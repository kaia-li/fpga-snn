==> flow/design.v <==
module stdp_synapse #(
    parameter WEIGHT_WIDTH = 8,
    parameter TAU_P = 20,               
    parameter TAU_D = 20,               
    parameter A_PLUS = 8'd5,            
    parameter A_MINUS = 8'd3,           
    parameter W_MAX = 8'd255,           
    parameter W_MIN = 8'd0              
)(
    input wire clk,
    input wire rst_n,
    input wire learning_enable,          
    input wire pre_spike,                
    input wire post_spike,               
    output reg [WEIGHT_WIDTH-1:0] weight  
);
    reg [15:0] pre_trace;   
    reg [15:0] post_trace;  
    localparam PRE_DECAY = (1 << 10) / TAU_P;
    localparam POST_DECAY = (1 << 10) / TAU_D;
    reg [15:0] weight_change;
    always @(posedge clk or negedge rst_n) begin
        if (!rst_n) begin
            pre_trace <= 0;
        end else if (learning_enable) begin
            if (pre_spike)
                pre_trace <= pre_trace + (1 << 10);  
            else
                pre_trace <= pre_trace - ((pre_trace * PRE_DECAY) >> 10);  
        end
    end
    always @(posedge clk or negedge rst_n) begin
        if (!rst_n) begin
            post_trace <= 0;
        end else if (learning_enable) begin
            if (post_spike)
                post_trace <= post_trace + (1 << 10);  
            else
                post_trace <= post_trace - ((post_trace * POST_DECAY) >> 10);  
        end
    end
    always @(posedge clk or negedge rst_n) begin
        if (!rst_n) begin
            weight <= W_MAX >> 1;  
            weight_change <= 0;
        end else if (learning_enable) begin
            if (pre_spike) begin
                weight_change <= (post_trace * A_PLUS) >> 10;  
            end else if (post_spike) begin
                weight_change <= (pre_trace * A_MINUS) >> 10;  
            end else begin
                weight_change <= 0;
            end
            if (weight_change != 0) begin
                if (pre_spike && (weight + weight_change <= W_MAX))
                    weight <= weight + weight_change;
                else if (post_spike && (weight >= weight_change))
                    weight <= weight - weight_change;
                else if (post_spike)
                    weight <= W_MIN;
            end
        end
    end
endmodule
# == Step by step through the tools: stdp_synapse ==
# Tool output for the design above, in the order of the flow.
# Lines are those of the file above, counted from 1.
# Operators: Yosys type, input widths -> output width; for muxes data width and select width s.
# Library cell names are shortened.
# A cell with - has no value.
# design
top_module,stdp_synapse
clock_port,clk
library,sky130hd
lib_corner,tt_025C_1v80

# == Word level ==
# Yosys after proc, flatten, opt, wreduce and memory -nomap, before mapping. Memory bits, and registers merged into a memory's read port (data or address), are not among the register bits. Print and check cells are not counted. Equal cells are merged and count once.
# bits
reg_bits,46
out_inout_bits,8
word_cells,28
# op_classes
n_addsub,6
multipliers,4
compare,2
n_mux,7
n_reduce_logical,5
# op_table
op,n
$mul 16x6->22 const B,2
$mul 16x3->16 const B,1
$add 16x11->16 const B,2
$sub 16x12->16,2
$mul 16x2->16 const B,1
$mux 16,2
$mux 8,3
$le 16x8->1 const B,1
$reduce_bool 16->1,1
$mux 6,2
$add 8x6->9,1
$sub 8x6->8,1
$ge 8x6->1,1
$reduce_and 3->1,1
$reduce_bool 3->1,1
$logic_and 1x1->1,2

# == Logic depth ==
# Longest topological path by Yosys (ltp), each cell counted once; first at word level (registers and memories cut), then after technology mapping (sequential cells cut; the memories' decode and read muxes count).
# depth
ltp_word,5
ABC_AREA,0
depth_mapped,22
ltp_nobuf,22

# == Netlist ==
# The flow's flattened synthesis, as Yosys stat reports it; memories are mapped. The netlist is that of the ABC_AREA named above (0 if unset); the other value can give another one.
# by_type
cell,n,area_total_um2
ha_1,177,2.21E+03
dfrtp_1,39,975.936
fa_1,36,720.691
inv_1,124,465.446
xnor2_1,38,332.819
a21oi_1,66,330.317
xor2_1,34,297.786
nand2_1,75,281.52
o21ai_0,54,270.259
a21o_1,26,195.187
dfstp_2,7,183.926
nor2_1,38,142.637
nor3_1,23,115.11
o31ai_1,13,97.594
nand3_1,17,85.082
nand2b_1,12,75.072
nand4_1,11,68.816
a211oi_1,9,67.565
# Not listed: further types 50, cells in them 149.
# synth_totals
mapped_cells,948
mapped_area_um2,8069.0
seq_area_um2,1159.9
flip_flops,46

# == Timing after synthesis ==
# OpenSTA on the mapped netlist: ideal clock, no wires. The path of least setup slack (recovery checks aside). Input and output delay are each 20% of the period. Register names are those of the netlist, which keeps one name where synthesis merged equal registers.
# synth_path
kind,register to register
start,register pre_trace[2]
end,register pre_trace[15]
period_ns,10.4
t_first_pin_ns,0.000
arrival_time_ns,4.669
required_ns,10.252
path_slack_ns,5.583
delay_ns,4.817
driving_pins,19
synth_period_reached_ns,4.817
# "delay_ns" = arrival - input delay + setup time.
# "driving_pins" counts driving pins, that of a launching flip-flop among them; a cell with two outputs on the path counts twice.
# "synth_period_reached_ns" = period - worst setup slack (recovery checks aside). The figure is calculated, with input and output delays left at 20% of the set period.
# Between the ends stands the longest chain of elaborated cells between them, by number of cells; it is not shown to be the way that was timed. Of several equally long chains one is given.
# Each line given opens the expression or statement behind the cell; cells for indexed reads and writes are added by Yosys, which also makes memories of some case tables.
# A register here has more assigning lines than the two given.
# synth_between
cell_sequence,dfrtp_1 ha_1 fa_1 xnor2_1 fa_1 inv_1 ha_1 and3_1 a31oi_1 a21oi_1 o21a_1 o41ai_1 xor2_1 ha_1 a2111oi_0 a211o_1 a21oi_1 o21ai_0 o311ai_0
elab_chain_cells,3
cells_between,4
cone_classes,add/sub (2); mul (1); mux (1)
# synth_lines
element,line,rtl
"start, declared",17,reg [15:0] pre_trace;
"start, assigned",27,pre_trace <= pre_trace + (1 << 10);
"start, assigned",29,pre_trace <= pre_trace - ((pre_trace * PRE_DECAY) >> 10);
$mul 16x6->22,29,
$sub 16x12->16,29,
$mux 16,26,if (pre_spike)
"end, assigned",27,
"end, assigned",29,
"end, declared",17,

# stdp_synapse: 2 stored runs of the Yosys and OpenROAD flow on sky130hd. The settings differ; the order carries no meaning. The constraints put input and output delay at 20% of the set period each and load the outputs with 0.01 pF.
# Settings: n/a = not set for that run.
run name,period_ns,CORE_UTILIZATION,SETUP_SLACK_MARGIN,PLACE_DENSITY_LB_ADDON,CELL_PAD_IN_SITES_DETAIL_PLACEMENT,TNS_END_PERCENT,CTS_CLUSTER_SIZE,SLEW_MARGIN,CAP_MARGIN,CORE_MARGIN,PLACE_DENSITY,CELL_PAD_IN_SITES_GLOBAL_PLACEMENT,ABC_AREA,MIN_ROUTING_LAYER
record 1,5.66,66,0.28,0.05,1,35,85,10,20,2,n/a,n/a,n/a,n/a
record 2,4.05,62,n/a,n/a,n/a,n/a,n/a,20,30,2,0.52,3,1,met1
# Record 1: incomplete, clock tree synthesis halted on DPL-0033
# Record 2: incomplete, placement halted on GPL-0301
